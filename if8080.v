==> flow/design.v <==
module if8080
(
	clk,
	rst_n,
	mcu_csx,
	mcu_wrx,
	mcu_rdx,  
	mcu_dat,
	mcu_dcx,
	if8080_enable,
	daulram_wr_en,
	daulram_wr_dat,
	daulram_wr_addr,
	state,
	mcu_wr_enable_dbg
);
	parameter   COL_NUM_LOG2 = 7;
	input				clk;    
	input				rst_n;
	input				mcu_csx;
	input				mcu_wrx;
	input				mcu_rdx;
	input	[15:0]		mcu_dat;
	input				mcu_dcx;
	input				if8080_enable;
	output							daulram_wr_en;
	output	[15:0]					daulram_wr_dat;
	output	[COL_NUM_LOG2+4:0]		daulram_wr_addr;
	output  [3:0]		state;
	output	reg			mcu_wr_enable_dbg;
	localparam  IDLE         = 0,
				CMDX1        = 1,
				CMDX2        = 2,
				CMDY_START   = 3,
				CMDY1        = 4,
				CMDY2        = 5,
				WAIT         = 6,
				DATA_START   = 7,
				DATA         = 8;
	reg	[2:0]	mcu_wrx_dly;
	always @(posedge clk)
	begin
		if(!rst_n)
			mcu_wrx_dly <= 0;
		else
			mcu_wrx_dly <= {mcu_wrx_dly[1:0],mcu_wrx};
	end
	wire mcu_wr_enable = (!mcu_wrx_dly[2]) & mcu_wrx_dly[1];
	reg		[3:0]				state,state_next;
	reg		[COL_NUM_LOG2+4:0]	pixel_cnt,pixel_cnt_next;
	reg     [COL_NUM_LOG2-1:0]  pixel_startx,pixel_startx_next;
	reg     [COL_NUM_LOG2-1:0]  pixel_endx,pixel_endx_next;
	reg     [ 4:0]  			pixel_starty,pixel_starty_next;
	reg     [ 4:0]  			pixel_endy,pixel_endy_next;
	reg     [COL_NUM_LOG2+5:0]  pixel_number,pixel_number_next;
	reg							daulram_wr_en,daulram_wr_en_next;
	reg		[15:0]				daulram_wr_dat,daulram_wr_dat_next;
	reg		[COL_NUM_LOG2+4:0]	daulram_wr_addr,daulram_wr_addr_next;
	always @(posedge clk)
	begin
		if(!rst_n)
		begin
			state            <= IDLE;
			pixel_cnt        <= 0;
			pixel_startx     <= 0;
			pixel_endx       <= 0;
			pixel_starty     <= 0;
			pixel_endy       <= 0;
			pixel_number     <= 0;
			daulram_wr_dat   <= 0;
			daulram_wr_en    <= 0;
			daulram_wr_addr  <= 0;
		end
		else
		begin
			state            <= state_next;
			pixel_cnt        <= pixel_cnt_next;
			pixel_startx     <= pixel_startx_next;
			pixel_endx       <= pixel_endx_next;
			pixel_starty     <= pixel_starty_next;
			pixel_endy       <= pixel_endy_next;
			pixel_number     <= pixel_number_next;
			daulram_wr_dat   <= daulram_wr_dat_next;
			daulram_wr_en    <= daulram_wr_en_next;
			daulram_wr_addr  <= daulram_wr_addr_next;
		end
	end
	always @ *
	begin
		state_next        = state;
		pixel_cnt_next    = pixel_cnt;
		pixel_startx_next = pixel_startx;
		pixel_endx_next   = pixel_endx;
		pixel_starty_next = pixel_starty;
		pixel_endy_next   = pixel_endy;
		pixel_number_next = pixel_number;
		daulram_wr_dat_next  = daulram_wr_dat;
		daulram_wr_en_next   = 0;
		daulram_wr_addr_next = daulram_wr_addr;
		case(state)
			IDLE:
			begin
				if( if8080_enable & mcu_wr_enable & (mcu_dcx == 0) & (mcu_dat==16'h002a) )
					state_next = CMDX1;
			end
			CMDX1:  
			begin
				if(mcu_wr_enable & (mcu_dcx == 1))
				begin
					state_next = CMDX2;
					pixel_startx_next = mcu_dat;
				end
			end
			CMDX2:  
			begin
				if(mcu_wr_enable & (mcu_dcx == 1))
				begin
					state_next = CMDY_START;
					pixel_endx_next = mcu_dat;
				end
			end
			CMDY_START:  
			begin
				if( mcu_wr_enable & (mcu_dcx == 0) & (mcu_dat == 16'h002b) )
					state_next = CMDY1;	
			end
			CMDY1:  
			begin
				if(mcu_wr_enable & (mcu_dcx == 1))
				begin
					state_next = CMDY2;
						pixel_starty_next = mcu_dat;
				end
			end
			CMDY2:  
			begin
				if(mcu_wr_enable & (mcu_dcx == 1))
				begin
					state_next = WAIT;
						pixel_endy_next = mcu_dat;
				end
			end
			WAIT:  
			begin
				state_next = DATA_START;
				pixel_number_next = 1 + ( (pixel_endy - pixel_starty) << COL_NUM_LOG2 ) + (pixel_endx - pixel_startx);
			end
			DATA_START:  
			begin
				if( mcu_wr_enable & (mcu_dcx == 0) & (mcu_dat == 16'h002c) )
				begin
					state_next = DATA;
					pixel_cnt_next = 0;			
				end
			end
			DATA:  
			begin
				if(mcu_wr_enable & (mcu_dcx == 1))
				begin
					if(pixel_cnt == pixel_number-1)
					begin
						state_next = IDLE;
					end
					else
					begin
						pixel_cnt_next = pixel_cnt + 1;
					end
					daulram_wr_dat_next  = mcu_dat;
					daulram_wr_en_next   = 1'b1;
					daulram_wr_addr_next = pixel_cnt + ( pixel_starty  << COL_NUM_LOG2 ) + pixel_startx;
				end
				else
					daulram_wr_en_next = 0;
			end
			default:
			begin
				state_next = IDLE;
			end
		endcase
	end
	always @(posedge clk)
	begin
		if(!rst_n)
			mcu_wr_enable_dbg <= 0;
		else
			mcu_wr_enable_dbg <= mcu_wr_enable;
	end
endmodule
* Tool chain data of if8080
The steps from the RTL of if8080 to its reports follow in flow order.
Line numbers count from 1 in the design file above.
Operators: Yosys type, input widths -> output width; for muxes data width and select width s.
Library cell names are shortened.
Not given: n/a
- Top :: if8080
- Clock port :: clk
- Library :: sky130hd
- Library corner :: tt_025C_1v80

* Word level
Source: Yosys, flattened and elaborated, memories not mapped. Widths are those after wreduce. Registers that Yosys merges into a memory's read port (data or address) are not register bits. Print and check cells do not count. Equal cells are merged and count once.
- Add/sub/neg operators :: 8
- Equal/unequal tests :: 22
- Muxes and demuxes :: 15
- Bitwise gates (word level) :: 9
- Reduce/logical cells :: 11
** Operator list (count)
- $eq 16x6->1 const B :: 3
- $pmux 4 s9 :: 1
- $mux 12 :: 3
- $mux 4 :: 9
- $eq 12x32->1 :: 1
- $pmux 12 s2 :: 1
- $ne 2x2->1 const B :: 10
- $eq 4x3->1 const B :: 4
- $sub 13x1->14 const B :: 1
- $add 13x8->13 :: 1
- $add 2x13->13 const A :: 1
- $add 12x1->12 const B :: 1
- $add 12x12->12 :: 1
- $add 12x7->12 :: 1
- $reduce_and 2->1 :: 6
- $reduce_and 9->1 :: 1
- $and 1x1->1 :: 8
- $eq 4x2->1 const B :: 2
- $sub 7x7->8 :: 1
- $sub 5x5->6 :: 1
- $eq 4x1->1 const B :: 1
- $eq 4x4->1 const B :: 1
- $logic_not 4->1 :: 1
- $reduce_and 4->1 :: 1
- $reduce_bool 2->1 :: 1
- $not 1->1 :: 1
- $logic_not 1->1 :: 1
- $mux 1 :: 1
- Flip-flop bits (word level) :: 86
- Input port bits :: 23
- Output and inout bits :: 34
- Cells after elaboration :: 77

* Logic depth
Longest topological path by Yosys (ltp), each cell counted once; first at word level (registers and memories cut), then after technology mapping (sequential cells cut; the memories' decode and read muxes count).
- Depth in word-level cells :: 7
- ABC_AREA :: 1
- Depth in mapped cells :: 17
- Mapped depth without buffers :: 17

* After synthesis
Source: synth_stat.txt of the flow (Yosys; design flattened, memories mapped). It holds for the ABC_AREA given above (unset counts as 0); a run with the other value may have another netlist.
Totals and module areas in this step are rounded.
- Cells in the netlist :: 803
- Synthesis area :: 5430 um^2
- Sequential area :: 1722 um^2
- Flip-flops :: 86
- Buffer cells :: 23
** Cells by type
- dfxtp_1 :: count 86, area in all 1.72E+03 um^2
- nand2_1 :: count 128, area in all 480.461 um^2
- nor2_1 :: count 118, area in all 442.925 um^2
- inv_1 :: count 110, area in all 412.896 um^2
- ha_1 :: count 31, area in all 387.872 um^2
- o21ai_0 :: count 69, area in all 345.331 um^2
- nand3_1 :: count 59, area in all 295.283 um^2
- a21oi_1 :: count 56, area in all 280.269 um^2
- xor2_1 :: count 19, area in all 166.41 um^2
- xnor2_1 :: count 13, area in all 113.859 um^2
- a21oi_2 :: count 10, area in all 87.584 um^2
- nor3_1 :: count 16, area in all 80.077 um^2
- nand2_2 :: count 12, area in all 75.072 um^2
- clkbuf_1 :: count 16, area in all 60.058 um^2
- fa_1 :: count 3, area in all 60.058 um^2
- nand4_1 :: count 8, area in all 50.048 um^2
- a21o_1 :: count 4, area in all 30.029 um^2
- o21bai_1 :: count 4, area in all 30.029 um^2
Other cell types: 24; their cells: 41.

* Timing after synthesis
Path of least setup slack by OpenSTA after synthesis, without wires, with an ideal clock, recovery checks aside; 20% of the period is set as input and as output delay. Where synthesis merged equal registers, the netlist keeps one of their names.
- Kind :: register to register
- Start point :: reg pixel_startx[2]
- End point :: reg pixel_number[12]
- Clock period :: 2.86 ns
- Library setup time :: 0.109 ns
- Time at the first pin :: 0.000 ns
- Data arrival time :: 2.381 ns
- Data required time :: 2.751 ns
- Slack :: 0.370 ns
- Delay of the path :: 2.490 ns
- Stages on the path :: 17
- Path buffers :: 0
- Synthesis period reached :: 2.49 ns
"delay of the path" = arrival - input delay + setup time.
"stages on the path" counts driving pins, that of a launching flip-flop among them; a cell with two outputs on the path counts twice.
"synthesis period reached" = period - worst setup slack (recovery checks aside). The figure is calculated, with input and output delays left at 20% of the set period.
The rows between start and end are the longest chain of elaborated cells between them; the timing report does not say that the signal goes this way. Where chains are equally long, one stands for them.
A line is the first line of the expression or statement that the cell stems from. Yosys adds cells for indexed reads and writes and turns some case tables into memories.
- Cells stage by stage :: dfxtp_1 > inv_1 > ha_1 > a21oi_1 > nand2_1 > nand2_1 > nand3_1 > inv_1 > ha_1 > a21oi_1 > o21bai_1 > a221oi_1 > nand2_1 > nand2_1 > nand3_1 > nand2_1 > inv_1
- Length of the longest elaborated chain :: 2
- Elaborated cells on any way between the ends :: 2
- RTL lines with such cells :: 1
- Classes of those cells :: add/sub: 2
** RTL lines, path post-synthesis
- from (decl) :: line 51 : reg [COL_NUM_LOG2-1:0] pixel_startx,pixel_startx_next;
- from (assign) :: line 65 : pixel_startx <= 0;
- from (assign) :: line 78 : pixel_startx <= pixel_startx_next;
- $sub 7x7->8 :: line 146 : pixel_number_next = 1 + ( (pixel_endy - pixel_starty) << COL_NUM_LOG2 ) + (pixel_endx - pixel_startx);
- $add 13x8->13 :: line 146
- to (assign) :: line 69 : pixel_number <= 0;
- to (assign) :: line 82 : pixel_number <= pixel_number_next;
- to (decl) :: line 55 : reg [COL_NUM_LOG2+5:0] pixel_number,pixel_number_next;

* Worst path after layout
From the final timing report of run 1: the path of least setup slack in the routed layout; clock arrival at registers is part of the times.
- Kind :: register to register
- Start point :: reg pixel_endy[0]
- End point :: reg pixel_number[12]
- Clock period :: 2.12 ns
- Library setup time :: 0.09 ns
- Time at the first pin :: 0.35 ns
- Data arrival time :: 2.71 ns
- Data required time :: 2.38 ns
- Slack :: -0.33 ns
- Stages on the path :: 17
- Path buffers :: 0
The rows between start and end are the longest chain of elaborated cells between them; the timing report does not say that the signal goes this way. Where chains are equally long, one stands for them.
- Cells stage by stage :: dfxtp_2 > inv_2 > ha_4 > inv_4 > fa_2 > a21oi_2 > o21ai_1 > xor2_1 > ha_1 > inv_2 > nor3_4 > a221oi_2 > nand2_1 > nand2_1 > nand3_2 > nand2_1 > inv_1
- Length of the longest elaborated chain :: 3
- Elaborated cells on any way between the ends :: 3
- RTL lines with such cells :: 1
- Classes of those cells :: add/sub: 3
** RTL lines, path post-layout
- from (decl) :: line 54 : reg [ 4:0] pixel_endy,pixel_endy_next;
- from (assign) :: line 68 : pixel_endy <= 0;
- from (assign) :: line 81 : pixel_endy <= pixel_endy_next;
- $sub 5x5->6 :: line 146 : pixel_number_next = 1 + ( (pixel_endy - pixel_starty) << COL_NUM_LOG2 ) + (pixel_endx - pixel_startx);
- $add 2x13->13 :: line 146
- $add 13x8->13 :: line 146
- to (assign) :: line 69 : pixel_number <= 0;
- to (assign) :: line 82 : pixel_number <= pixel_number_next;
- to (decl) :: line 55 : reg [COL_NUM_LOG2+5:0] pixel_number,pixel_number_next;

Subject: if8080 on sky130hd, stored results

Hello all,

Measured data: module if8080, platform sky130hd, 2 stored runs of the flow under differing settings, order arbitrary. Input and output delays are each 20% of the period that was set; the output load is 0.01 pF.
"worst path time" = time allowed to the worst setup path (clock period - input delay - output delay, where it has them) - its slack; a late launch clock adds to it, a late capture clock takes from it.
By "total power of the final layout" is meant OpenSTA's value without simulated activity: inputs other than the clock are taken to toggle once in ten clock periods, and the tool carries that through the logic.
Measured values are rounded.

** Run 1
- Settings :: period_ns=2.12; CORE_UTILIZATION=35; SETUP_SLACK_MARGIN=0.39; PLACE_DENSITY_LB_ADDON=0.03; CORE_MARGIN=8; ABC_AREA=1; GPL_TIMING_DRIVEN=0; CTS_CLUSTER_SIZE=45; MIN_ROUTING_LAYER=met2; CAP_MARGIN=20; SLEW_MARGIN=20
- Lowest hold slack :: 0.422 ns
- Total power of the final layout :: 5.221 mW
- Lowest setup slack :: -0.332 ns
- Standard-cell area after routing :: 7,964 um^2
- Worst path time :: 2.45 ns
- Worst path kind :: register to register
- Area inside the die boundary :: 19,760 um^2
- Total negative slack :: -1.463 ns
- Mapped cell area after synthesis :: 5,430 um^2

** Run 2
- Settings :: period_ns=5.86; CORE_UTILIZATION=22; SETUP_SLACK_MARGIN=1.6; PLACE_DENSITY_LB_ADDON=0.03; CELL_PAD_IN_SITES_GLOBAL_PLACEMENT=0; GPL_ROUTABILITY_DRIVEN=0; CTS_CLUSTER_DIAMETER=196; CAP_MARGIN=40; CORE_MARGIN=2; SLEW_MARGIN=20
- Lowest hold slack :: 0.451 ns
- Total power of the final layout :: 1.466 mW
- Lowest setup slack :: 1.872 ns
- Standard-cell area after routing :: 6,275 um^2
- Worst path time :: 2.82 ns
- Worst path kind :: input to register
- Area inside the die boundary :: 24,290 um^2
- Total negative slack :: 0.000 ns
- Mapped cell area after synthesis :: 5,074 um^2

Thanks
